==> flow/design.v <==
module Counter(input clk,rst,CEn, output reg [12:0]count);
	always @(posedge clk , posedge rst) begin
		if(rst) count <= 13'b0;
		else if(CEn) count <= count + 1; 
		else count <= count;
	end
endmodule
# == From RTL to reports: Counter ==
# What the tools print for Counter, step after step.
# Line numbers count from 1 in the design file above.
# Cell names lack the library's common part.
# The mark -- stands for no value.
# setup
top_module,Counter
clock_port,clk
lib,sky130hd
corner,tt_025C_1v80

# == Elaborated design ==
# Counts by Yosys on the flattened word-level netlist (proc, flatten, opt, wreduce; memories kept). Register bits leave out memories and registers merged into their read ports (data or address); mux counts leave out enables and synchronous resets folded into registers. Print and check cells are left out. Cells with the same type and inputs are merged into one.
# bits
mem_bits_rw,0
latchBits,0
regBits,13
romBits,0
n_memories,0
clocked_rd_ports_x_width,0
in_bits,3
# op_classes
n_logic,0
muxes,0
shift,0
compare,0
addsub,1
n_mul,0
equal,0
n_reduce_logical,0
div,0
# ops
op,n
adder 13 x 1 -> 13 bit (second input constant),1

# == Depth ==
# Depth = most cells in a row (Yosys ltp): at word level without a register or memory, in the mapped netlist without a sequential cell, where the memories' decode and read muxes count.
# logic_depth
word_depth,1
ABC_AREA,0
mapped_depth,4
mapped_depth_nobuf,4

# == Netlist ==
# Source: synth_stat.txt of the flow (Yosys; design flattened, memories mapped). It holds for the ABC_AREA given above (unset counts as 0); a run with the other value may have another netlist.
# Totals and module areas in this step are rounded.
# synth_totals
mapped_cells,50
ffs,13
sequential_area_mm2,0.0003253
synth_area_mm2,0.0005793
# types
type,n,area_total_um2
dfrtp_1,13,325.312
xor2_1,7,61.309
xnor2_1,5,43.792
nand4_2,2,25.024
nand3_1,4,20.019
nor3_1,4,20.019
ha_1,1,12.512
nand4_1,2,12.512
nor4_1,2,12.512
inv_1,3,11.261
mux2_2,1,11.261
nand2_1,3,11.261
nor2_1,2,7.507
buf_2,1,5.005

# == Timing after synthesis ==
# OpenSTA on the mapped netlist: ideal clock, no wires. The path of least setup slack (recovery checks aside). Input and output delay are each 20% of the period. Register names are those of the netlist, which keeps one name where synthesis merged equal registers.
# synth_path
path_kind,register -> register
startpoint,register count[0]
endpoint,register count[8]
setup_time_ns,0.079
path_buffers,0
t_arrival_ns,1.196
setup_slack_ns,0.725
period_ns,2.0
driving_pins,5
t_required_ns,1.921
path_delay_ns,1.275
t_first_pin_ns,0.000
period_less_setup_slack_ns,1.275
# "path_delay_ns" = arrival - input delay + setup time.
# "driving_pins" counts driving pins, that of a launching flip-flop among them; a cell with two outputs on the path counts twice.
# "period_less_setup_slack_ns" is the clock period less the worst setup slack; recovery checks do not enter. This is arithmetic on one report: input and output delays are still those of the set period (20% each).
# The rows between start and end are the longest chain of elaborated cells between them; the timing report does not say that the signal goes this way. Where chains are equally long, one stands for them.
# A line is the first line of the expression or statement that the cell stems from. Yosys adds cells for indexed reads and writes and turns some case tables into memories.
# A register here has more assigning lines than the two given.
# synth_between
path_cell_list,dfrtp_1 -> ha_1 -> nand4_1 -> nor3_1 -> xor2_1
elab_chain_len,1
cone_cells,1
lines_between,1
# synth_rtl
item,line,text
start: declaration,1,"module Counter(input clk,rst,CEn, output reg [12:0]count);"
start: assignment,4,else if(CEn) count <= count + 1;
start: assignment,5,else count <= count;
adder 13 x 1 -> 13 bit,4,
end: assignment,4,
end: assignment,5,
end: declaration,1,

# == Timing after layout ==
# Path of least setup slack in the final report of run 1 (OpenROAD, finished layout, wires in). Where an end is a register, its clock arrival counts in the times.
# layout_path
path_kind,register -> output
startpoint,register count[2]
endpoint,output count[2]
output_delay_ns,0.28
path_buffers,1
setup_slack_ns,0.12
driving_pins,2
t_arrival_ns,1.00
period_ns,1.4
t_required_ns,1.12
t_first_pin_ns,0.27
# A register here has more assigning lines than the two given.
# layout_between
path_cell_list,dfrtp_1 -> dlygate4sd2_1
elab_chain_len,0
cone_cells,0
lines_between,0
# layout_rtl
item,line,text
start: declaration,1,"module Counter(input clk,rst,CEn, output reg [12:0]count);"
start: assignment,4,else if(CEn) count <= count + 1;
start: assignment,5,else count <= count;
end: declaration,1,

# Stored flow runs of Counter (2 of them; Yosys, OpenROAD, sky130hd). They differ in their settings and are not a sequence. Constraints: input delay and output delay 20% of the set period each, output load 0.01 pF.
# "achieved_clock_period_ns" = clock period - worst setup slack. The figure is calculated, with input and output delays left at 20% of the set period.
# "worst_path_time_ns" means the part of the period allowed to the worst setup path (the constraints hold back 20% at inputs and 20% at outputs) less its slack; where the path has registers, the arrival times of their clocks count too.
# "final_power_mw" is the tool's figure for a default switching activity; nothing was simulated.
# Values from the reports are rounded here.
# Settings: -- = not set for that run.
# Among the results, -- means that no value is shown for the run.
stored run,period_ns,CORE_UTILIZATION,PLACE_DENSITY_LB_ADDON,CORE_ASPECT_RATIO,CORE_MARGIN,CELL_PAD_IN_SITES_GLOBAL_PLACEMENT,CTS_CLUSTER_SIZE,CTS_CLUSTER_DIAMETER,CAP_MARGIN,SLEW_MARGIN,SETUP_SLACK_MARGIN,CELL_PAD_IN_SITES_DETAIL_PLACEMENT,GPL_TIMING_DRIVEN,MIN_ROUTING_LAYER,final_power_mw,finish.stdcell_area_mm2,post_synth_area_mm2,final_setup_ws_ns,utilization_frac,final_die_area_mm2,worst_path_time_ns,worstPathKind,achieved_clock_period_ns,final_setup_tns_ns
run 1,1.4,20,0.1,0.97,7,2,94,370,20,20,--,--,--,--,1.569,0.0009384,0.0005793,0.123,0.335,0.0046,1.00,register -> output,1.277,0.000
run 2,2.09,56,0.16,0.84,2,3,--,--,0,10,0.43,2,1,met1,--,--,--,--,--,--,--,--,--,--
# Run 2: did not finish, floorplanning stopped with PDN-0185
